==> flow/design.v <==
`timescale 1 ns / 100 ps
module min_max_finder_part1 (Max, Min, Start, Clk, Reset, 
				           Qi, Ql, Qc, Qd);
input Start, Clk, Reset;
output [7:0] Max, Min;
output Qi, Ql, Qc, Qd;
reg [7:0] M [0:15]; 
reg [3:0] state;
reg [7:0] Max;
reg [7:0] Min;
reg [3:0] I;
localparam 
INI  = 	4'b0001,  
LOAD = 	4'b0010,  
COMP = 	4'b0100,  
DONE = 	4'b1000;  
assign {Qd, Qc, Ql, Qi} = state;
always @(posedge Clk, posedge Reset) 
  begin  : CU_n_DU
    if (Reset)
       begin
         state <= INI;
         I <= 4'bXXXX;
	      Max <= 8'bXXXXXXXX;
	      Min <= 8'bXXXXXXXX;
	    end
    else
       begin
           case (state)
	        INI	: 
	          begin
		         if (Start)
		           state <= LOAD;
		        I <= 0;
	          end
	        LOAD	:  	 
	          begin
			Max <= M[I];
			Min <= M[I];
			I <= I + 1;
			state <= COMP;       
 	          end
	        COMP :		 
	          begin 
			if(M[I] > Max)  
				begin          
					Max <= M[I];    
				end
			if(M[I] < Min)  
				begin
					Min <= M[I];    
				end
			if(I == 15)                 
				begin 
					state <= DONE;       
				end
				I <= I + 1;		
	          end
	        DONE	:
	          begin  
		           state <= INI;  
		       end    
      endcase
    end 
  end 
endmodule  
From RTL to reports: min_max_finder_part1
What the tools print for min_max_finder_part1, step after step.
Lines are those of the file above, counted from 1.
Cell names lack the library's common part.
A cell with n/a has no value.

design
  top = min_max_finder_part1
  clock = Clk
  library = sky130hd
  library corner = tt_025C_1v80

After elaboration
Yosys after proc, flatten, opt, wreduce and memory -nomap, before mapping. Memory bits, and registers merged into a memory's read port (data or address), are not among the register bits. Print and check cells are not counted.

word-level totals
  register bits = 24
  bits in latches = 0
  memory bits (writable) = 0
  memory bits (read-only) = 0
  clocked read ports x word width = 0
  memory cells = 0
  input port bits = 3
  output and inout bits = 20

cells by class
  $add $sub $neg = 1
  multipliers = 0
  divide/modulo/power cells = 0
  $lt $le $gt $ge = 2
  equal/unequal tests = 9
  shift-type cells = 0
  mux-type cells = 8
  bitwise logic cells = 0
  reductions and logical operators = 7

operators with widths
  operator                                       count
  parallel mux 8 bit (select 2 bit)              2
  parallel mux 4 bit (select 4 bit)              1
  2-to-1 mux 8 bit                               2
  != test 2 bit with constant B                  4
  == test 4 bit with constant B                  2
  greater-than comparator 8 bit with constant A  1
  < comparator 8 bit with constant A             1
  parallel mux 4 bit (select 2 bit)              1
  2-to-1 mux 4 bit                               2
  AND reduction 2 bit                            2
  nonzero test 2 bit                             2
  adder 4 x 1 -> 4 bit with constant B           1
  == test 4 x 1 -> 1 bit with constant B         1
  == test 4 x 2 -> 1 bit with constant B         1
  == test 4 x 3 -> 1 bit with constant B         1
  nonzero test 4 bit                             1
  AND reduction 3 bit                            1
  OR reduction 2 bit                             1

Depth
Longest topological path by Yosys (ltp), each cell counted once; first at word level (registers and memories cut), then after technology mapping (sequential cells cut; the memories' decode and read muxes count).

logic depth
  depth after elaboration = 3
  ABC_AREA = 0
  gate-level depth with buffers = 4

After synthesis
Yosys stat after the flow's synthesis: flattened, memories mapped to cells. It holds for the ABC_AREA given above (unset counts as 0); a run with the other value may have another netlist.
The area totals of this step are shown rounded.

cells by type
  cell      count  total area (um^2)
  dfrtp_1   7      175.168
  buf_4     16     120.115
  dfstp_2   1      26.275
  buf_6     2      22.522
  nor3_1    4      20.019
  nand2_1   5      18.768
  xor2_2    1      16.266
  a221oi_2  1      15.014
  inv_1     4      15.014
  nor2_1    4      15.014
  o21ai_0   3      15.014
  o31ai_1   2      15.014
  ha_1      1      12.512
  o32a_2    1      11.261
  a21oi_1   2      10.01
  buf_2     2      10.01
  nand3_1   2      10.01
  o211a_1   1      10.01

Other cell types: 8; their cells: 8.

synthesis totals
  standard cells after synthesis = 67
  mapped area = 598 um^2
  flip-flops = 8
  buffer cells = 20

Worst setup path after synthesis
Path of least setup slack by OpenSTA after synthesis, without wires, with an ideal clock, recovery checks aside; 20% of the period is set as input and as output delay. Where synthesis merged equal registers, the netlist keeps one of their names.

path after synthesis
  path type = reg2reg
  from = reg state[1]
  to = reg I[3]
  period = 1.2 ns
  library setup time = 0.126 ns
  arrival = 1.112 ns
  required time = 1.074 ns
  setup slack = -0.037 ns
  delay of the path = 1.238 ns
  stages = 5
  period reached after synthesis = 1.237 ns

"delay of the path" is the arrival time less input delay plus setup time.
"stages" counts driving pins, that of a launching flip-flop among them; a cell with two outputs on the path counts twice.
"period reached after synthesis" = period - worst setup slack (recovery checks aside). The figure is calculated, with input and output delays left at 20% of the set period.
The rows between start and end are the longest chain of elaborated cells between them; the timing report does not say that the signal goes this way. Where chains are equally long, one stands for them.
A line is the first line of the expression or statement that the cell stems from. Yosys adds cells for indexed reads and writes and turns some case tables into memories.
A register here has more assigning lines than the two given.

between the ends, after synthesis
  path through = dfrtp_1 > buf_6 > xor2_2 > nand2_1 > o311a_1
  length of the longest elaborated chain = 3
  elaborated cells on any way between the ends = 6
  RTL lines with such cells = 1

RTL lines, path after synthesis
  item                               RTL line  source
  start, declared                    8         reg [3:0] state;
  start, assigned                    22        state <= INI;
  start, assigned                    33        state <= LOAD;
  == test 4 x 3 -> 1 bit             29        case (state)
  OR reduction 2 bit                 n/a
  parallel mux 4 bit (select 2 bit)  29
  end, assigned                      40        I <= I + 1;
  end, assigned                      57        I <= I + 1;
  end, declared                      11        reg [3:0] I;

Timing after layout
Path of least setup slack in the final report of job 1 (OpenROAD, finished layout, wires in). Where an end is a register, its clock arrival counts in the times.

path after layout
  path type = reg2reg
  from = reg state[1]
  to = reg I[3]
  period = 0.928 ns
  library setup time = 0.11 ns
  arrival = 1.40 ns
  required time = 1.08 ns
  setup slack = -0.32 ns
  stages = 5

The rows between start and end are the longest chain of elaborated cells between them; the timing report does not say that the signal goes this way. Where chains are equally long, one stands for them.
A register here has more assigning lines than the two given.

between the ends, after layout
  path through = dfrtp_1 > buf_8 > xor2_4 > nand2_2 > o311a_1
  length of the longest elaborated chain = 3
  elaborated cells on any way between the ends = 6
  RTL lines with such cells = 1

RTL lines, path after layout
  item                               RTL line  source
  start, declared                    8         reg [3:0] state;
  start, assigned                    22        state <= INI;
  start, assigned                    33        state <= LOAD;
  == test 4 x 3 -> 1 bit             29        case (state)
  OR reduction 2 bit                 n/a
  parallel mux 4 bit (select 2 bit)  29
  end, assigned                      40        I <= I + 1;
  end, assigned                      57        I <= I + 1;
  end, declared                      11        reg [3:0] I;

Record of 2 stored runs of the RTL-to-layout flow on min_max_finder_part1, platform sky130hd. The runs are unordered. Constraints: input delay and output delay 20% of the set period each, output load 0.01 pF.
"achieved period" = clock period - worst setup slack. The figure is calculated, with input and output delays left at 20% of the set period.
"allowed time less slack (worst setup path)": the worst setup path's part of the clock period (all of it between registers, 20% less for each end at a port) less its slack. A launch clock that arrives late makes it longer, a capture clock that arrives late makes it shorter.
"power consumption": no workload was simulated; the value follows from the tool's default switching activity.
The measured numbers are rounded.
Settings: n/a = not set for that run.

item                                             job 1     job 2
period_ns                                        0.928     1.11
CORE_UTILIZATION                                 49        62
SETUP_SLACK_MARGIN                               -0.03     n/a
PLACE_DENSITY_LB_ADDON                           0.15      n/a
CORE_MARGIN                                      8         2
CELL_PAD_IN_SITES_DETAIL_PLACEMENT               0         n/a
GPL_TIMING_DRIVEN                                0         0
CTS_CLUSTER_SIZE                                 56        n/a
CTS_CLUSTER_DIAMETER                             381       n/a
CAP_MARGIN                                       20        5
SLEW_MARGIN                                      35        20
MAX_ROUTING_LAYER                                met5      met4
HOLD_SLACK_MARGIN                                n/a       0.12
GPL_ROUTABILITY_DRIVEN                           n/a       0
MIN_ROUTING_LAYER                                n/a       met1
power consumption (W)                            0.000753  0.000591
allowed time less slack (worst setup path) (ns)  1.25      1.25
kind of the worst setup path                     reg2reg   reg2reg
utilization of the finished layout               0.827     0.909
die footprint (um^2)                             2590      1230
achieved period (ns)                             1.245     1.247
chip area in the Yosys report (um^2)             598       598
setup slack of the critical path (ns)            -0.317    -0.137
setup TNS (ns)                                   -2.41     -0.847
