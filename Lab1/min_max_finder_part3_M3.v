==> flow/design.v <==
`timescale 1 ns / 100 ps
module min_max_finder_part3_M3 (Max, Min, Start, Clk, Reset, 
				           Qi, Ql, Qcmx, Qcmn, Qd);
input Start, Clk, Reset;
output [7:0] Max, Min;
output Qi, Ql, Qcmx, Qcmn, Qd;
reg [7:0] M [0:15]; 
reg [4:0] state;
reg       Flag;  
reg [7:0] Max;
reg [7:0] Min;
reg [3:0] I;
localparam 
INI  = 	5'b00001,  
LOAD = 	5'b00010,  
CMx = 	5'b00100,  
CMn = 	5'b01000,  
DONE = 	5'b10000;  
assign {Qd,  Qcmn, Qcmx, Ql, Qi} = state;  
always @(posedge Clk, posedge Reset) 
  begin  : CU_n_DU
    if (Reset)
       begin
         state <= INI;
         I <= 4'bXXXX;    
	      Max <= 8'bXXXXXXXX;
	      Min <= 8'bXXXXXXXX;
		  Flag <= 1'bX;
	    end
    else
       begin
           case (state)
	        INI	: 
	          begin
		        I <= 0;
				Flag <= 0;
		         if (Start)
		           state <= LOAD;
	          end
	        LOAD	:
	          begin
		           Max <= M[I];  
		           Min <= M[I];  
		           I <= I + 1;   
		           state <= CMx;  
 	          end
	        CMx :
	          begin 
				    if(M[I] > Max)
						begin
							Max <= M[I];
						end
					else
						begin
							Flag <= 1;
						end
					if(Flag == 0 && M[I] <= Max || M[I] > Max)
						begin
							I <= I + 1;
						end
					if(I == 15)
						begin
							state <= DONE;
						end
					if(I != 15 && M[I] <= Max)
						begin
							state <= CMn;
						end
			  end
	        CMn :
	          begin 
				    if(M[I] < Min)
						begin
							Min <= M[I];
						end
					else
						begin
							Flag <= 0;
						end
					if(Flag == 1 && M[I] >= Min || M[I] < Min)
						begin
							I <= I + 1;
						end
					if(I == 15 )
						begin
							state <= DONE;
						end
					if(I != 15 && M[I] >= Min)
						begin
							state <= CMx;
						end				
			  end
	        DONE	:
	          begin  
		           state <= INI;  
		       end    
      endcase
    end 
  end 
endmodule  
Tool chain data of min_max_finder_part3_M3

What the tools print for min_max_finder_part3_M3, step after step.
Line numbers count from 1 in the design file above.
Operators carry their Yosys type and port widths (W data, S select, Z words).
Library cell names are shortened.
A cell with n/a has no value.

Top: min_max_finder_part3_M3
Clock: Clk
Standard-cell library: sky130hd
Timing corner: tt_025C_1v80

After elaboration

Source: Yosys, flattened and elaborated, memories not mapped. Widths are those after wreduce. Registers that Yosys merges into a memory's read port (data or address) are not register bits. Print and check cells do not count. Equal cells are merged and count once.

Muxes and demuxes: 15
Reduce/logical cells: 16
Bitwise logic cells: 1
Add/sub/neg operators: 1
Magnitude comparators: 4
Eq/ne operators: 14

Operators by type and width:

| operator              | count |
| $pmux W8 S2           | 2 |
| $pmux W5 S5           | 1 |
| $mux W5               | 4 |
| $pmux W4 S4           | 1 |
| $mux W8               | 2 |
| $ne A2 B2 Y1 const B  | 7 |
| $ge A8 B8 Y1 const A  | 1 |
| $gt A8 B8 Y1 const A  | 1 |
| $le A8 B8 Y1 const A  | 1 |
| $lt A8 B8 Y1 const A  | 1 |
| $mux W4               | 2 |
| $reduce_and A2 Y1     | 3 |
| $reduce_and A3 Y1     | 2 |
| $eq A5 B1 Y1 const B  | 1 |
| $eq A5 B2 Y1 const B  | 1 |
| $eq A5 B3 Y1 const B  | 1 |
| $eq A5 B4 Y1 const B  | 1 |
| $eq A5 B5 Y1 const B  | 1 |
| $reduce_bool A5 Y1    | 1 |
| $logic_and A1 B1 Y1   | 4 |
| $reduce_bool A2 Y1    | 2 |
| $add A4 B1 Y4 const B | 1 |
| $eq A4 B4 Y1 const B  | 1 |
| $ne A4 B4 Y1 const B  | 1 |
| $reduce_bool A4 Y1    | 1 |
| $reduce_bool A3 Y1    | 1 |
| $pmux W1 S3           | 1 |
| $logic_or A1 B1 Y1    | 2 |

Not listed: further kinds 2, cells in them 3.

Register bits: 26
Cells after elaboration: 56
Output and inout port bits: 21

Depth

Depth = most cells in a row (Yosys ltp): at word level without a register or memory, in the mapped netlist without a sequential cell, where the memories' decode and read muxes count.

Depth after elaboration: 5
ABC_AREA: 1
Depth in mapped cells: 8
Gate-level depth less buffers: 8

Netlist

Source: synth_stat.txt of the flow (Yosys; design flattened, memories mapped). It holds for the ABC_AREA given above (unset counts as 0); a run with the other value may have another netlist.
The area totals of this step are shown rounded.

Cell types:

| cell type | count | area in all (um^2) |
| dfrtp_1   | 7     | 175.168 |
| buf_4     | 17    | 127.622 |
| nand2_1   | 18    | 67.565 |
| nand3_1   | 9     | 45.043 |
| inv_1     | 8     | 30.029 |
| dfstp_2   | 1     | 26.275 |
| nor2_1    | 7     | 26.275 |
| nand2_2   | 4     | 25.024 |
| o21ai_0   | 3     | 15.014 |
| ha_1      | 1     | 12.512 |
| nor2_2    | 2     | 12.512 |
| nor2_4    | 1     | 11.261 |
| xnor2_1   | 1     | 8.758 |
| xor2_1    | 1     | 8.758 |
| nand4_1   | 1     | 6.256 |
| conb_1    | 1     | 3.754 |
| inv_2     | 1     | 3.754 |

Standard cells after synthesis: 83
Mapped flip-flops: 8
Chip area (Yosys): 0.000606 mm^2
Buffers: 17

Worst setup path after synthesis

Path of least setup slack by OpenSTA after synthesis, without wires, with an ideal clock, recovery checks aside; 20% of the period is set as input and as output delay. Where synthesis merged equal registers, the netlist keeps one of their names.

Path kind: register -> register
From: reg state[0]
To: reg state[2]
Path delay: 1205 ps
Path slack: 1005 ps
Period: 2210 ps
Data arrival time: 1139 ps
Buffers on the path: 0
Launch time at the first pin: 0 ps
Stages: 9
Required time: 2144 ps
Library setup time: 66 ps
Synthesis period reached: 1205 ps

"path delay" = arrival - input delay + setup time.
"stages" counts driving pins, that of a launching flip-flop among them; a cell with two outputs on the path counts twice.
"synthesis period reached" = period - worst setup slack (recovery checks aside). The figure is calculated, with input and output delays left at 20% of the set period.
The rows between start and end are the longest chain of elaborated cells between them; the timing report does not say that the signal goes this way. Where chains are equally long, one stands for them.
Each line given opens the expression or statement behind the cell; cells for indexed reads and writes are added by Yosys, which also makes memories of some case tables.
At most two assigning lines are given for a register; there are more.

Cell sequence: dfstp_2 inv_2 nand2_1 nor2_2 nor2_4 nand2_2 nand2_2 nand2_1 nand2_1
Length of the longest elaborated chain: 3

Ends and longest elaborated chain, post-synthesis:

| what               | line | RTL |
| from (decl)        | 8    | `reg [4:0] state;` |
| from (assign)      | 45   | `state <= CMx;` |
| from (assign)      | 67   | `state <= CMn;` |
| $eq A5 B5 Y1       | 32   | `case (state)` |
| $reduce_bool A5 Y1 | n/a  |  |
| $reduce_and A2 Y1  | n/a  |  |
| to (assign)        | 45   |  |
| to (assign)        | 67   |  |
| to (decl)          | 8    |  |

Worst path after layout

From the final timing report of flow run 1: the path of least setup slack in the routed layout; clock arrival at registers is part of the times.
The path's times are printed in steps of 10 ps; the period is the one set.

Path kind: register -> register
From: reg state[0]
To: reg state[0]
Data arrival time: 1460 ps
Required time: 1140 ps
Launch time at the first pin: 250 ps
Stages: 9
Buffers on the path: 0
Path slack: -320 ps
Library setup time: 60 ps
Period: 949 ps

The rows between start and end are the longest chain of elaborated cells between them; the timing report does not say that the signal goes this way. Where chains are equally long, one stands for them.
At most two assigning lines are given for a register; there are more.

Cell sequence: dfstp_2 inv_2 nand2_2 nor2_4 nor2_4 nand2_2 nand2_4 nand2_1 nand2_1
Length of the longest elaborated chain: 3

Ends and longest elaborated chain, post-layout:

| what          | line | RTL |
| from (decl)   | 8    | `reg [4:0] state;` |
| from (assign) | 45   | `state <= CMx;` |
| from (assign) | 67   | `state <= CMn;` |
| $mux W5       | 84   | `if(I == 15 )` |
| $mux W5       | 88   | `if(I != 15 && M[I] >= Min)` |
| $pmux W5 S5   | 32   | `case (state)` |
| to (assign)   | 45   |  |
| to (assign)   | 67   |  |
| to (decl)     | 8    |  |

Subject: flow runs of min_max_finder_part3_M3

Hi,

Module min_max_finder_part3_M3, platform sky130hd: 2 stored runs of the flow (Yosys, OpenROAD) with differing settings, in no particular order. Input and output delays are each 20% of the period that was set; the output load is 0.01 pF.
"reached clock period": clock period set for the run, less the worst setup slack. It is reckoned from that one timing run; input and output delays stay at 20% of the period that was set.
"time used up by the worst setup path" is the time allowed to the run's worst setup path (the clock period less input and output delay, where it has them) less its slack. Clock arrival times count: a late capture clock shortens it, a late launch clock lengthens it.
By "power" is meant OpenSTA's value without simulated activity: inputs other than the clock are taken to toggle once in ten clock periods, and the tool carries that through the logic.
"time used up by the worst setup path" is given in steps of 10 ps.
Values from the reports are rounded here.

## Flow run 1

==> flow/run.sh <==
#!/bin/bash
# the make line also repeats the synthesis and layout settings of config.mk as NAME=value (left out here)
make -C /OpenROAD-flow-scripts/flow DESIGN_CONFIG=/design/flow/config.mk WORK_HOME=/design/flow/orfs CLKGATE_MAP_FILE= finish
==> flow/config.mk <==
export PLATFORM = sky130hd
export DESIGN_NAME = min_max_finder_part3_M3
export DESIGN_NICKNAME = min_max_finder_part3_M3
export VERILOG_FILES = /design/flow/design.v
export SDC_FILE = /design/flow/constraint.sdc
export NUM_CORES = 4
export LEC_CHECK = 0
export ABC_AREA = 1
export CAP_MARGIN = 35
export CELL_PAD_IN_SITES_GLOBAL_PLACEMENT = 3
export CORE_MARGIN = 2
export CORE_UTILIZATION = 28
export CTS_CLUSTER_SIZE = 71
export GPL_TIMING_DRIVEN = 1
export MAX_ROUTING_LAYER = met5
export SETUP_SLACK_MARGIN = 0.19
export SLEW_MARGIN = 20
==> flow/constraint.sdc <==
create_clock -name core_clock -period 0.949 [get_ports {Clk}]
set_input_delay 0.1898 -clock core_clock [delete_from_list [all_inputs] [get_ports {Clk}]]
set_output_delay 0.1898 -clock core_clock [all_outputs]
set_load 0.01 [all_outputs]

| result of flow run 1 | value |
|---|---|
| standard-cell area after layout | 0.000937 mm^2 |
| worst setup slack after layout | -320 ps |
| time used up by the worst setup path | 1270 ps |
| kind of the worst setup path | register -> register |
| total negative slack | -2940 ps |
| final design utilization | 0.468 |
| reached clock period | 1269 ps |
| power | 661 uW |
| total die area | 0.00255 mm^2 |
| chip area after synthesis (Yosys) | 0.000606 mm^2 |

## Flow run 2

==> flow/run.sh <==
#!/bin/bash
# the make line also repeats the synthesis and layout settings of config.mk as NAME=value (left out here)
make -C /OpenROAD-flow-scripts/flow DESIGN_CONFIG=/design/flow/config.mk WORK_HOME=/design/flow/orfs CLKGATE_MAP_FILE= finish
==> flow/config.mk <==
export PLATFORM = sky130hd
export DESIGN_NAME = min_max_finder_part3_M3
export DESIGN_NICKNAME = min_max_finder_part3_M3
export VERILOG_FILES = /design/flow/design.v
export SDC_FILE = /design/flow/constraint.sdc
export NUM_CORES = 4
export LEC_CHECK = 0
export CAP_MARGIN = 20
export CORE_MARGIN = 2
export CORE_UTILIZATION = 40
export CTS_CLUSTER_DIAMETER = 391
export CTS_CLUSTER_SIZE = 26
export GPL_ROUTABILITY_DRIVEN = 1
export GPL_TIMING_DRIVEN = 0
export PLACE_DENSITY_LB_ADDON = 0.08
export SETUP_SLACK_MARGIN = 0.81
export SLEW_MARGIN = 5
==> flow/constraint.sdc <==
create_clock -name core_clock -period 2.94 [get_ports {Clk}]
set_input_delay 0.5880 -clock core_clock [delete_from_list [all_inputs] [get_ports {Clk}]]
set_output_delay 0.5880 -clock core_clock [all_outputs]
set_load 0.01 [all_outputs]

| result of flow run 2 | value |
|---|---|
| standard-cell area after layout | 0.000858 mm^2 |
| worst setup slack after layout | 984 ps |
| time used up by the worst setup path | 1370 ps |
| kind of the worst setup path | register -> output |
| total negative slack | 0 ps |
| final design utilization | 0.514 |
| reached clock period | 1956 ps |
| power | 240 uW |
| total die area | 0.00208 mm^2 |
| chip area after synthesis (Yosys) | 0.000691 mm^2 |

Regards
